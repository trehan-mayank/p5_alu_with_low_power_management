==> flow/design.v <==
module PMU (
  input  wire clk,
  input  wire rst,       
  input  wire idle,      
  output reg [3:0] iso_ctrl,
  output reg [3:0] psw_ctrl,
);
  reg [3:0] counter_idle_high;
  reg [3:0] counter_idle_low;
  always @(posedge clk or posedge rst) begin
    if (rst) begin
      iso_ctrl          <= 4'b0000;
      psw_ctrl          <= 4'b0000;
      counter_idle_high <= 4'd0;
      counter_idle_low  <= 4'd0;
    end else begin
      if (idle) begin
        counter_idle_low  <= 4'd0;
        if (counter_idle_high < 4'd2)
          counter_idle_high <= counter_idle_high + 1;
        else
          counter_idle_high <= counter_idle_high;  
        case (counter_idle_high)
          4'd0: begin
          end
          4'd1: begin
            iso_ctrl[1] <= 1'b1;
          end
          4'd2: begin
            iso_ctrl[0] <= 1'b1;
            psw_ctrl[1] <= 1'b1;
          end
          default: ;
        endcase
      end
      else begin
        counter_idle_high <= 4'd0;
        if (counter_idle_low < 4'd2)
          counter_idle_low <= counter_idle_low + 1;
        else
          counter_idle_low <= counter_idle_low;  
        case (counter_idle_low)
          4'd0: begin
          end
          4'd1: begin
            iso_ctrl[0] <= 1'b0;
            psw_ctrl[1] <= 1'b0;
          end
          4'd2: begin
            iso_ctrl[1] <= 1'b0;
          end
          default: ;
        endcase
      end
    end
  end
endmodule
; ---- Reports on PMU
; Tool output for the design above, in the order of the flow.
; Lines are those of the file above, counted from 1.
; Library cell names are shortened.
; Not given: --
[design]
design = PMU
clock = clk
lib = sky130hd
lib_corner = tt_025C_1v80

; ---- Elaborated design
; Yosys after proc, flatten, opt, wreduce and memory -nomap, before mapping. Memory bits, and registers merged into a memory's read port (data or address), are not among the register bits. Print and check cells are not counted. Equal cells are merged and count once.
[word_totals]
register_bits = 10
latchBits = 0
ramBits = 0
mem_bits_ro = 0
clocked_rd_ports_x_width = 0
memories = 0
in_bits = 3
output_inout_bits = 8
elab_cells = 30
[classes]
addsub = 2
multipliers = 0
n_div = 0
cmp = 2
eq_ne = 7
n_shift = 0
muxes = 10
logic = 0
n_reduce_logical = 5
[ops]
columns = op, n
row1 = 4-bit two-way mux, 4
row2 = 4-bit by 1-bit adder with 4-bit output with constant B, 2
row3 = 4-bit by 1-bit == test with 1-bit output with constant B, 2
row4 = 4-bit by 2-bit < comparator with 1-bit output with constant B, 2
row5 = 4-bit by 2-bit == test with 1-bit output with constant B, 2
row6 = 2-bit by 1-bit != test with 1-bit output with constant B, 3
row7 = 2-bit nonzero test, 3
row8 = 1-bit two-way mux, 6
row9 = 2-bit AND reduction, 2

; ---- Depth
; Yosys ltp: most cells in a row. Word level: on the elaborated netlist, between registers, memories and ports. Mapped: between sequential cells and ports; inverters and the memories' decode and read muxes count.
[depth]
word_depth = 3
ABC_AREA = 0
depth_mapped = 4
mapped_depth_nobuf = 4

; ---- Synthesis result
; Source: synth_stat.txt of the flow (Yosys; design flattened, memories mapped). It holds for the ABC_AREA given above (unset counts as 0); a run with the other value may have another netlist.
[types]
columns = type, n, area_total_um2
row1 = dfrtp_1, 10, 250.24
row2 = ha_1, 6, 75.072
row3 = buf_4, 6, 45.043
row4 = inv_1, 8, 30.029
row5 = nand4bb_1, 2, 22.522
row6 = nor3b_1, 3, 22.522
row7 = a21oi_1, 3, 15.014
row8 = o211ai_1, 2, 15.014
row9 = o21a_1, 2, 15.014
row10 = o31ai_1, 2, 15.014
row11 = or4_1, 2, 15.014
row12 = or3b_2, 1, 8.758
row13 = a21boi_1, 1, 7.507
row14 = nand2_1, 2, 7.507
row15 = or3_2, 1, 7.507
row16 = and2_1, 1, 6.256
row17 = nor2b_1, 1, 6.256
row18 = nor3_1, 1, 5.005
; Other cell types: 2; their cells: 2.
[synth_totals]
cells = 56
area_um2 = 576.8
seq_area_um2 = 250.2
ff_cells = 10
buffers = 7

; ---- Worst setup path after synthesis
; Source: OpenSTA report_checks on the synthesized netlist (no wires, ideal clock, input and output delay 20% of the period each), path of least setup slack; recovery checks are left aside. Register names are those of the netlist, which keeps one name where synthesis merged equal registers.
[synth_path]
path_type = reg2reg
start = reg counter_idle_low[0]
end = reg counter_idle_low[1]
tclk_ps = 2490
setup_ps = 78
t_first_pin_ps = 0
arrival_ps = 1257
required_ps = 2412
setup_slack_ps = 1155
path_delay_ps = 1335
path_stages = 5
path_buffers = 0
period_less_setup_slack_ps = 1335
; "path_delay_ps" = arrival - input delay + setup time.
; "path_stages" counts driving pins, that of a launching flip-flop among them; a cell with two outputs on the path counts twice.
; "period_less_setup_slack_ps" = period - worst setup slack (recovery checks aside). The figure is calculated, with input and output delays left at 20% of the set period.
; The rows between start and end are the longest chain of elaborated cells between them; the timing report does not say that the signal goes this way. Where chains are equally long, one stands for them.
; A line is the first line of the expression or statement that the cell stems from. Yosys adds cells for indexed reads and writes and turns some case tables into memories.
; At most two assigning lines are given for a register; there are more.
[synth_between]
cell_sequence = dfrtp_1 > inv_1 > ha_1 > or3_2 > a21oi_1
elab_chain_len = 3
cone_cells = 5
lines_between = 3
cone_classes = 1 x add/sub; 1 x compare; 2 x mux; 1 x reduce/logical
[synth_rtl]
columns = item, line_no
row1 = start: declaration, 9  ; reg [3:0] counter_idle_low;
row2 = start: assignment, 39  ; counter_idle_low <= counter_idle_low + 1;
row3 = start: assignment, 41  ; counter_idle_low <= counter_idle_low;
row4 = 4-bit by 1-bit adder with 4-bit output, 39
row5 = 4-bit two-way mux, 38  ; if (counter_idle_low < 4'd2)
row6 = 4-bit two-way mux, 17  ; if (idle) begin
row7 = end: assignment, 39
row8 = end: assignment, 41
row9 = end: declaration, 9

; ---- Path in the finished layout
; Path of least setup slack in the final report of job 1 (OpenROAD, finished layout, wires in). Where an end is a register, its clock arrival counts in the times.
; The report prints the path's times to 10 ps; the period is as set.
[layout_path]
path_type = reg2reg
start = reg counter_idle_low[1]
end = reg counter_idle_low[1]
tclk_ps = 1100
setup_ps = 70
t_first_pin_ps = 230
arrival_ps = 1400
required_ps = 1270
setup_slack_ps = -130
path_stages = 4
path_buffers = 0
; The rows between start and end are the longest chain of elaborated cells between them; the timing report does not say that the signal goes this way. Where chains are equally long, one stands for them.
; At most two assigning lines are given for a register; there are more.
[layout_between]
cell_sequence = dfrtp_1 > ha_1 > or3_4 > a21oi_2
elab_chain_len = 3
cone_cells = 5
lines_between = 3
cone_classes = 1 x add/sub; 1 x compare; 2 x mux; 1 x reduce/logical
[layout_rtl]
columns = item, line_no
row1 = start: declaration, 9  ; reg [3:0] counter_idle_low;
row2 = start: assignment, 39  ; counter_idle_low <= counter_idle_low + 1;
row3 = start: assignment, 41  ; counter_idle_low <= counter_idle_low;
row4 = 4-bit by 1-bit adder with 4-bit output, 39
row5 = 4-bit two-way mux, 38  ; if (counter_idle_low < 4'd2)
row6 = 4-bit two-way mux, 17  ; if (idle) begin
row7 = end: assignment, 39
row8 = end: assignment, 41
row9 = end: declaration, 9

; Measured data: module PMU, platform sky130hd, 2 stored runs of the flow under differing settings, order arbitrary. Input and output delays are each 20% of the period that was set; the output load is 0.01 pF.
; "clock_period_reached_ps" is the run's clock period less its worst setup slack. It is reckoned from that one timing run; input and output delays stay at 20% of the period that was set.
; "critical_path_time_ps" means the part of the period allowed to the worst setup path (the constraints hold back 20% at inputs and 20% at outputs) less its slack; where the path has registers, the arrival times of their clocks count too.
; "totalPower_uw" is the tool's figure for a default switching activity; nothing was simulated.
; "critical_path_time_ps" is given in steps of 10 ps.

[job 1: settings]
period_ns = 1.1
CORE_UTILIZATION = 23
SETUP_SLACK_MARGIN = 0.16
PLACE_DENSITY_LB_ADDON = 0.3
CORE_ASPECT_RATIO = 0.68
CORE_MARGIN = 6
CELL_PAD_IN_SITES_DETAIL_PLACEMENT = 0
TNS_END_PERCENT = 100
GPL_TIMING_DRIVEN = 0
CTS_CLUSTER_DIAMETER = 339
MIN_ROUTING_LAYER = met1
MAX_ROUTING_LAYER = met4
CAP_MARGIN = 20
SLEW_MARGIN = 20
[job 1: results]
setup_tns_ps = -369
stdcell_area_um2 = 860.8
ws_setup_ps = -130
clock_period_reached_ps = 1230
critical_path_time_ps = 1230
path_kind = reg2reg
finish.utilization_pct = 37.5
ys_area_um2 = 576.8
totalPower_uw = 1885
die_um2 = 3876.2

[job 2: settings]
period_ns = 1.29
CORE_UTILIZATION = 38
SETUP_SLACK_MARGIN = 0.24
PLACE_DENSITY_LB_ADDON = 0.06
CELL_PAD_IN_SITES_GLOBAL_PLACEMENT = 1
CELL_PAD_IN_SITES_DETAIL_PLACEMENT = 1
ABC_AREA = 0
CTS_CLUSTER_SIZE = 82
CTS_CLUSTER_DIAMETER = 98
SLEW_MARGIN = 25
MIN_ROUTING_LAYER = met2
MAX_ROUTING_LAYER = met4
CAP_MARGIN = 20
CORE_MARGIN = 2
[job 2: results]
setup_tns_ps = 0
stdcell_area_um2 = 909.6
ws_setup_ps = 15
clock_period_reached_ps = 1275
critical_path_time_ps = 1270
path_kind = reg2reg
finish.utilization_pct = 61.8
ys_area_um2 = 576.8
totalPower_uw = 1972
die_um2 = 1845.6
